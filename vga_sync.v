==> flow/design.v <==
`timescale 1ns / 1ps
module vga_sync(
    input CLK,
    output HS,
    output VS,
    output [9:0] x,
    output [9:0] y,
    output blank
    );
reg [9:0] xc;
reg [9:0] yc;
assign blank = ((xc < 192) | (xc > 832) | (yc > 479));
assign HS = ~ ((xc > 23) & (xc < 65));
assign VS = ~ ((yc > 489) & (yc < 493));
assign x = ((xc < 192)?10'b1111111111:(xc - 192));
assign y = yc;
always @(posedge CLK)
begin
	begin
	  if (xc == 832)
	  begin
		 xc <= 0;
		 yc <= yc + 1;
	  end
	  else
	  begin
		 xc <= xc + 1;
	  end
	  if (yc == 520)
	  begin
		 yc <= 0;
	  end
	end
end
endmodule
## From RTL to reports: vga_sync

The steps from the RTL of vga_sync to its reports follow in flow order.
Lines are those of the file above, counted from 1.
Operators: Yosys type, input widths -> output width; for muxes data width and select width s.
Cell names lack the library's common part.
Not given: -

| design | value |
|---|---|
| top | vga_sync |
| clock input | CLK |
| library | sky130hd |
| timing corner | tt_025C_1v80 |

## Elaborated design

Source: Yosys, flattened and elaborated, memories not mapped. Widths are those after wreduce; folded enables and synchronous resets count as part of the registers. Registers that Yosys merges into a memory's read port (data or address) are not register bits. Print and check cells do not count. Equal cells are merged and count once.

| cells by class | value |
|---|---|
| add/subtract/negate cells | 3 |
| order comparisons | 7 |
| equal/unequal tests | 2 |
| multiplexer cells | 1 |
| bitwise logic cells | 6 |

Operators by type and width:

| cell | count |
|---|---|
| $add 10x1->10 const B | 2 |
| $eq 10x10->1 const B | 2 |
| $gt 10x9->1 const B | 2 |
| $gt 10x10->1 const B | 1 |
| $gt 10x5->1 const B | 1 |
| $lt 10x7->1 const B | 1 |
| $sub 10x8->10 const B | 1 |
| $lt 10x8->1 const B | 1 |
| $lt 10x9->1 const B | 1 |
| $mux 10 | 1 |
| $and 1x1->1 | 2 |
| $or 1x1->1 | 2 |
| $not 1->1 | 2 |

| word-level totals | value |
|---|---|
| register bits | 20 |
| output and inout port bits | 23 |

## Logic depth

Yosys ltp: most cells in a row. Word level: on the elaborated netlist, between registers, memories and ports. Mapped: between sequential cells and ports; inverters and the memories' decode and read muxes count.

| logic depth | value |
|---|---|
| word-level depth | 3 |
| ABC_AREA | 0 |
| depth in mapped cells | 7 |

## Mapped cells and area

Source: synth_stat.txt of the flow (Yosys; design flattened, memories mapped). It holds for the ABC_AREA given above (unset counts as 0); a run with the other value may have another netlist.
The area totals of this step are shown rounded.

| synthesis totals | value |
|---|---|
| mapped cells | 134 |
| cell area after synthesis | 1200 um^2 |
| sequential part of the area | 400 um^2 |
| flip-flop cells | 20 |

Cells by type:

| type | count | area in all (um^2) |
|---|---|---|
| dfxtp_1 | 20 | 400.384 |
| xnor2_1 | 14 | 122.618 |
| ha_1 | 9 | 112.608 |
| nand3_1 | 9 | 45.043 |
| nor2_1 | 12 | 45.043 |
| nand4_1 | 7 | 43.792 |
| or2_2 | 7 | 43.792 |
| inv_1 | 10 | 37.536 |
| a21oi_1 | 5 | 25.024 |
| and3_1 | 4 | 25.024 |
| nor4b_4 | 1 | 23.773 |
| nand2_1 | 6 | 22.522 |
| and4_1 | 2 | 17.517 |
| nor3_1 | 3 | 15.014 |
| or4b_4 | 1 | 13.763 |
| nand2b_1 | 2 | 12.512 |
| nor2b_1 | 2 | 12.512 |
| nor4_2 | 1 | 12.512 |

Not listed: further types 16, cells in them 19.

## Timing after synthesis

OpenSTA on the mapped netlist: ideal clock, no wires. The path of least setup slack (recovery checks aside). Input and output delay are each 20% of the period. Register names are those of the netlist, which keeps one name where synthesis merged equal registers.

| timing path post-synthesis | value |
|---|---|
| path kind | reg2out |
| start | register xc[7] |
| end | output blank |
| period | 2.04 ns |
| output delay | 0.408 ns |
| time at the first pin | 0.000 ns |
| data arrival time | 1.482 ns |
| setup slack | 0.150 ns |
| path delay | 1.482 ns |
| stages | 7 |
| synthesis period reached | 1.89 ns |

"path delay" is the arrival time less input delay plus setup time.
A path that ends at an output port has no setup time.
"stages" counts driving pins, that of a launching flip-flop among them; a cell with two outputs on the path counts twice.
"synthesis period reached" is the clock period less the worst setup slack; recovery checks do not enter. This is arithmetic on one report: input and output delays are still those of the set period (20% each).
Between the ends stands the longest chain of elaborated cells between them, by number of cells; it is not shown to be the way that was timed. Of several equally long chains one is given.
A line is the first line of the expression or statement that the cell stems from. Yosys adds cells for indexed reads and writes and turns some case tables into memories.

| between the ends, post-synthesis | value |
|---|---|
| cell sequence | dfxtp_1 -> inv_1 -> ha_1 -> and3_1 -> and3_1 -> buf_4 -> o311ai_1 |
| cells in the longest elaborated chain | 3 |
| elaborated cells on any way between the ends | 4 |

Ends and longest elaborated chain, post-synthesis:

| what | line | text |
|---|---|---|
| start: declaration | 10 | `reg [9:0] xc;` |
| start: assignment | 22 | `xc <= 0;` |
| start: assignment | 27 | `xc <= xc + 1;` |
| $lt 10x8->1 | 12 | `assign blank = ((xc < 192) \| (xc > 832) \| (yc > 479));` |
| $or 1x1->1 x2 | 12 |  |
| end: declaration | 8 | `output blank` |

## Path in the finished layout

From the final timing report of run A: the path of least setup slack in the routed layout; clock arrival at registers is part of the times.

| timing path post-layout | value |
|---|---|
| path kind | reg2out |
| start | register xc[7] |
| end | output blank |
| period | 2.44 ns |
| output delay | 0.49 ns |
| time at the first pin | 0.27 ns |
| data arrival time | 1.69 ns |
| setup slack | 0.26 ns |
| stages | 8 |

Between the ends stands the longest chain of elaborated cells between them, by number of cells; it is not shown to be the way that was timed. Of several equally long chains one is given.

| between the ends, post-layout | value |
|---|---|
| cell sequence | dfxtp_4 -> inv_4 -> ha_2 -> and3_1 -> and3_4 -> buf_6 -> o311ai_4 -> buf_2 |
| cells in the longest elaborated chain | 3 |
| elaborated cells on any way between the ends | 4 |

Ends and longest elaborated chain, post-layout:

| what | line | text |
|---|---|---|
| start: declaration | 10 | `reg [9:0] xc;` |
| start: assignment | 22 | `xc <= 0;` |
| start: assignment | 27 | `xc <= xc + 1;` |
| $lt 10x8->1 | 12 | `assign blank = ((xc < 192) \| (xc > 832) \| (yc > 479));` |
| $or 1x1->1 x2 | 12 |  |
| end: declaration | 8 | `output blank` |

Measured data: module vga_sync, platform sky130hd, 2 stored runs of the flow under differing settings, order arbitrary. Input and output delays are each 20% of the period that was set; the output load is 0.01 pF.
"achieved period" = clock period - worst setup slack. The figure is calculated, with input and output delays left at 20% of the set period.
"time of the worst setup path" means the part of the period allowed to the worst setup path (the constraints hold back 20% at inputs and 20% at outputs) less its slack; where the path has registers, the arrival times of their clocks count too.
By "total power after layout" is meant OpenSTA's value without simulated activity: inputs other than the clock are taken to toggle once in ten clock periods, and the tool carries that through the logic.
Results are given in rounded form.
Settings: -- = not set for that run.
A result given as -- is not shown for that run.

| setting or result | run A | run B |
|---|---|---|
| period_ns | 2.44 | 1.76 |
| CORE_UTILIZATION | 26 | 69 |
| SETUP_SLACK_MARGIN | 0.61 | -- |
| PLACE_DENSITY_LB_ADDON | 0.12 | -- |
| CELL_PAD_IN_SITES_DETAIL_PLACEMENT | 2 | 1 |
| GPL_TIMING_DRIVEN | 0 | -- |
| CTS_CLUSTER_DIAMETER | 163 | 148 |
| MAX_ROUTING_LAYER | met4 | -- |
| CAP_MARGIN | 20 | 20 |
| CORE_MARGIN | 2 | 2 |
| SLEW_MARGIN | 20 | 0 |
| PLACE_DENSITY | -- | 0.59 |
| GPL_ROUTABILITY_DRIVEN | -- | 1 |
| CTS_CLUSTER_SIZE | -- | 13 |
| final design utilization (%) | 43 | -- |
| setup total negative slack (ns) | 0.000 | -- |
| setup slack of the critical path (ns) | 0.26 | -- |
| achieved period (ns) | 2.182 | -- |
| standard-cell area after routing (um^2) | 1900 | -- |
| time of the worst setup path (ns) | 1.69 | -- |
| type of the worst setup path | reg2out | -- |
| worst hold slack (ns) | 0.51 | -- |
| total power after layout (uW) | 570 | -- |
| mapped cell area after synthesis (um^2) | 1200 | -- |
| area inside the die boundary (um^2) | 5000 | -- |

Run B: no final report: placement broke off with DPL-0038
